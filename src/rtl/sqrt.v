==> flow/design.v <==
module sqrt #(
    parameter DIN_W  = 32,
    parameter DOUT_W = DIN_W / 2 + DIN_W % 2  
)(
    input wire clk,
    input wire rst,
    input  wire [DIN_W-1:0] din,
    input  wire             din_valid,
    output wire             din_ready,
    output wire [DOUT_W-1:0] dout,
    output reg               dout_valid
);
localparam RADICAND_W  = DIN_W + DIN_W % 2;  
localparam SOLUTION_W  = DOUT_W;
localparam REMAINDER_W = SOLUTION_W + 2;
localparam ALU_W       = REMAINDER_W;
localparam CALC_CNT_W  = $clog2(SOLUTION_W);
reg [RADICAND_W-1:0]  radicand;
reg [SOLUTION_W-1:0]  solution;
reg [REMAINDER_W-1:0] remainder;
wire                 calc_start;
wire                 calc_end;
reg                  calc_busy;
reg [CALC_CNT_W-1:0] calc_cnt;
wire [ALU_W-1:0] alu_res;
wire [ALU_W-1:0] alu_arg0;
wire [ALU_W-1:0] alu_arg1;
wire             alu_addsub;
assign calc_start = din_valid;
always @(posedge clk or posedge rst) begin
    if (rst)
        calc_busy <= 1'b0;
    else if (calc_end)
        calc_busy <= 1'b0;
    else if (calc_start)
        calc_busy <= 1'b1;
end
assign din_ready = ~calc_busy;
assign calc_end = (calc_cnt == (DOUT_W - 1));
always @(posedge clk or posedge rst) begin
    if (rst)
        calc_cnt <= 0;
    else if (calc_busy)
        calc_cnt <= calc_cnt + 1;
    else if (calc_start)
        calc_cnt <= 0;
end
always @(posedge clk or posedge rst) begin
    if (rst)
        dout_valid <= 1'b0;
    else
        dout_valid <= calc_end;
end
assign dout = solution;
always @(posedge clk) begin
    if (rst) begin
        radicand  <= 0;
        solution  <= 0;
        remainder <= 0;
    end else if (calc_busy) begin
        radicand  <= {radicand[(RADICAND_W-2)-1:0], 2'b00};
        solution  <= {solution[(SOLUTION_W-1)-1:0], ~alu_res[ALU_W-1]};
        remainder <= alu_res;
    end else if (calc_start) begin
        radicand  <= din;
        solution  <= 0;
        remainder <= 0;
    end
end
assign alu_addsub = remainder[REMAINDER_W-1];
assign alu_arg0 = {solution, remainder[REMAINDER_W-1], 1'b1};
assign alu_arg1 = {remainder[(REMAINDER_W-2)-1:0], radicand[RADICAND_W-1:RADICAND_W-2]};
assign alu_res = alu_addsub ? alu_arg0 + alu_arg1 : alu_arg1 - alu_arg0;
endmodule
# Tool chain data of sqrt
# What the tools print for sqrt, step after step.
# Lines are those of the file above, counted from 1.
# Operators: Yosys type, input widths -> output width; for muxes data width and select width s.
# Cell names lack the library's common part.
# Not given: --
# inputs
design,sqrt
clk_port,clk
cell_library,sky130hd
lib_corner,tt_025C_1v80

# Word-level counts
# Yosys after proc, flatten, opt, wreduce and memory -nomap, before mapping. Memory bits, and registers merged into a memory's read port (data or address), are not among the register bits. Print and check cells are not counted. Equal cells are merged and count once.
# word_totals
ff_bits,72
input_bits,35
output_inout_bits,18
elab_cells,27
# op_classes
add_sub_neg,3
eq_ne,1
n_mux,11
n_logic,2
n_reduce_logical,3
# ops
cell,n
$mux 32,2
$mux 18,3
$mux 16,2
$add 18x18->18,1
$sub 18x18->18,1
$mux 4,2
$reduce_bool 2->1,2
$add 4x1->4 const B,1
$eq 4x4->1 const B,1
$not 1->1,2
$reduce_or 2->1,1
$mux 1,2

# Logic depth
# Depth = most cells in a row (Yosys ltp): at word level without a register or memory, in the mapped netlist without a sequential cell, where the memories' decode and read muxes count.
# logic_depth
depth_word,4
ABC_AREA,0
ltp_mapped,11
mapped_depth_nobuf,8

# After synthesis
# The flow's flattened synthesis, as Yosys stat reports it; memories are mapped. The netlist is that of the ABC_AREA named above (0 if unset); the other value can give another one.
# Totals and module areas in this step are rounded.
# types
type,n
dfxtp_1,65
nor2_1,89
mux2i_1,33
a21oi_1,53
xnor2_1,26
ha_1,18
dfrtp_1,6
nor3b_1,14
nand2_1,27
o21ai_0,18
clkbuf_1,18
xor2_1,7
a22oi_1,6
nor3_1,9
o21a_1,4
a2111oi_4,1
nand3_1,5
nor2b_1,4
# Other cell types: 28; their cells: 48.
# synth_totals
cells,451
mapped_area_um2,3820
seq_area_um2,1450
ff_cells,71

# Worst setup path after synthesis
# OpenSTA on the mapped netlist: ideal clock, no wires. The path of least setup slack (recovery checks aside). Input and output delay are each 20% of the period. Register names are those of the netlist, which keeps one name where synthesis merged equal registers.
# synth_path
path_type,reg-to-reg
startpoint,register remainder[17]
endpoint,register solution[0]
period_ns,2.89
launch_ns,0.000
arrival_ns,2.481
required_ns,2.770
path_slack_ns,0.289
delay_ns,2.601
path_stages,11
path_buffers,2
period_less_setup_slack_ns,2.601
# "delay_ns" = arrival - input delay + setup time.
# "path_stages": output pins that drive a net of the path, with the launching flip-flop's if there is one; two outputs of one cell count as two.
# "period_less_setup_slack_ns" = period - worst setup slack (recovery checks aside). The figure is calculated, with input and output delays left at 20% of the set period.
# The rows between start and end are the longest chain of elaborated cells between them; the timing report does not say that the signal goes this way. Where chains are equally long, one stands for them.
# Each line given opens the expression or statement behind the cell; cells for indexed reads and writes are added by Yosys, which also makes memories of some case tables.
# At most two assigning lines are given for a register; there are more.
# synth_between
path_cell_list,dfxtp_1 > buf_6 > buf_1 > xnor2_1 > ha_1 > o211ai_2 > o21a_4 > a2111oi_4 > nor2_2 > nor4b_4 > a211o_1
elab_chain_len,4
cells_between,5
lines_between,3
cone_classes,add/sub: 2; mux: 2; logic: 1
# synth_rtl
item,line,text
"start, declared",20,reg [REMAINDER_W-1:0] remainder;
"start, assigned",59,remainder <= 0;
"start, assigned",63,remainder <= alu_res;
$sub 18x18->18,73,assign alu_res = alu_addsub ? alu_arg0 + alu_arg1 : alu_arg1 - alu_arg0;
$mux 18,73,
$not 1->1,62,"solution  <= {solution[(SOLUTION_W-1)-1:0], ~alu_res[ALU_W-1]};"
$mux 16,60,end else if (calc_busy) begin
"end, assigned",58,solution  <= 0;
"end, assigned",62,
"end, declared",19,reg [SOLUTION_W-1:0]  solution;

# Path in the finished layout
# From the final timing report of stored run 1: the path of least setup slack in the routed layout; clock arrival at registers is part of the times.
# layout_path
path_type,reg-to-reg
startpoint,register remainder[17]
endpoint,register solution[0]
period_ns,2.6
launch_ns,0.35
arrival_ns,2.52
required_ns,2.84
path_slack_ns,0.32
path_stages,11
path_buffers,2
# The rows between start and end are the longest chain of elaborated cells between them; the timing report does not say that the signal goes this way. Where chains are equally long, one stands for them.
# At most two assigning lines are given for a register; there are more.
# layout_between
path_cell_list,dfxtp_1 > buf_6 > buf_12 > xnor2_1 > ha_1 > o211ai_2 > o21a_4 > a2111oi_4 > nor2_4 > nor4b_4 > a211o_1
elab_chain_len,4
cells_between,5
lines_between,3
cone_classes,add/sub: 2; mux: 2; logic: 1
# layout_rtl
item,line,text
"start, declared",20,reg [REMAINDER_W-1:0] remainder;
"start, assigned",59,remainder <= 0;
"start, assigned",63,remainder <= alu_res;
$sub 18x18->18,73,assign alu_res = alu_addsub ? alu_arg0 + alu_arg1 : alu_arg1 - alu_arg0;
$mux 18,73,
$not 1->1,62,"solution  <= {solution[(SOLUTION_W-1)-1:0], ~alu_res[ALU_W-1]};"
$mux 16,60,end else if (calc_busy) begin
"end, assigned",58,solution  <= 0;
"end, assigned",62,
"end, declared",19,reg [SOLUTION_W-1:0]  solution;

Subject: sqrt on sky130hd, stored results

Hello all,

Flow measurements of sqrt on sky130hd: 2 stored runs with different settings, listed in no order. Input and output delays are each 20% of the period that was set; the output load is 0.01 pF.
"worst_path_allowed_less_slack_ns": the worst setup path's part of the clock period (all of it between registers, 20% less for each end at a port) less its slack. A launch clock that arrives late makes it longer, a capture clock that arrives late makes it shorter.
Measured values are rounded.

Stored run 1, flow files:
==> flow/run.sh <==
#!/bin/bash
# the make line also repeats the synthesis and layout settings of config.mk as NAME=value (left out here)
make -C /OpenROAD-flow-scripts/flow DESIGN_CONFIG=/design/flow/config.mk WORK_HOME=/design/flow/orfs CLKGATE_MAP_FILE= finish
==> flow/config.mk <==
export PLATFORM = sky130hd
export DESIGN_NAME = sqrt
export DESIGN_NICKNAME = sqrt
export VERILOG_FILES = /design/flow/design.v
export SDC_FILE = /design/flow/constraint.sdc
export NUM_CORES = 4
export LEC_CHECK = 0
export CAP_MARGIN = 25
export CORE_MARGIN = 7
export CORE_UTILIZATION = 37
export CTS_CLUSTER_DIAMETER = 371
export GPL_TIMING_DRIVEN = 0
export PLACE_DENSITY_LB_ADDON = 0.22
export SETUP_SLACK_MARGIN = 0.33
export SLEW_MARGIN = 20
==> flow/constraint.sdc <==
create_clock -name core_clock -period 2.6 [get_ports {clk}]
set_input_delay 0.5200 -clock core_clock [delete_from_list [all_inputs] [get_ports {clk}]]
set_output_delay 0.5200 -clock core_clock [all_outputs]
set_load 0.01 [all_outputs]

==> results of stored run 1, as CSV <==
result,value
setupTns_ns,0.000
stdcell_area_um2,4870
worst_path_allowed_less_slack_ns,2.28
timing.worst_path_kind,"reg-to-reg"
design.die.area_um2,13400
timing.setup.ws_ns,0.321
ys_area_um2,3820

Stored run 2, flow files:
==> flow/run.sh <==
#!/bin/bash
# the make line also repeats the synthesis and layout settings of config.mk as NAME=value (left out here)
make -C /OpenROAD-flow-scripts/flow DESIGN_CONFIG=/design/flow/config.mk WORK_HOME=/design/flow/orfs CLKGATE_MAP_FILE= finish
==> flow/config.mk <==
export PLATFORM = sky130hd
export DESIGN_NAME = sqrt
export DESIGN_NICKNAME = sqrt
export VERILOG_FILES = /design/flow/design.v
export SDC_FILE = /design/flow/constraint.sdc
export NUM_CORES = 4
export LEC_CHECK = 0
export CAP_MARGIN = 20
export CORE_MARGIN = 2
export CORE_UTILIZATION = 17
export SLEW_MARGIN = 20
==> flow/constraint.sdc <==
create_clock -name core_clock -period 2.72 [get_ports {clk}]
set_input_delay 0.5440 -clock core_clock [delete_from_list [all_inputs] [get_ports {clk}]]
set_output_delay 0.5440 -clock core_clock [all_outputs]
set_load 0.01 [all_outputs]

==> results of stored run 2, as CSV <==
result,value
setupTns_ns,0.000
stdcell_area_um2,4990
worst_path_allowed_less_slack_ns,2.32
timing.worst_path_kind,"reg-to-reg"
design.die.area_um2,23700
timing.setup.ws_ns,0.395
ys_area_um2,3820

Thanks
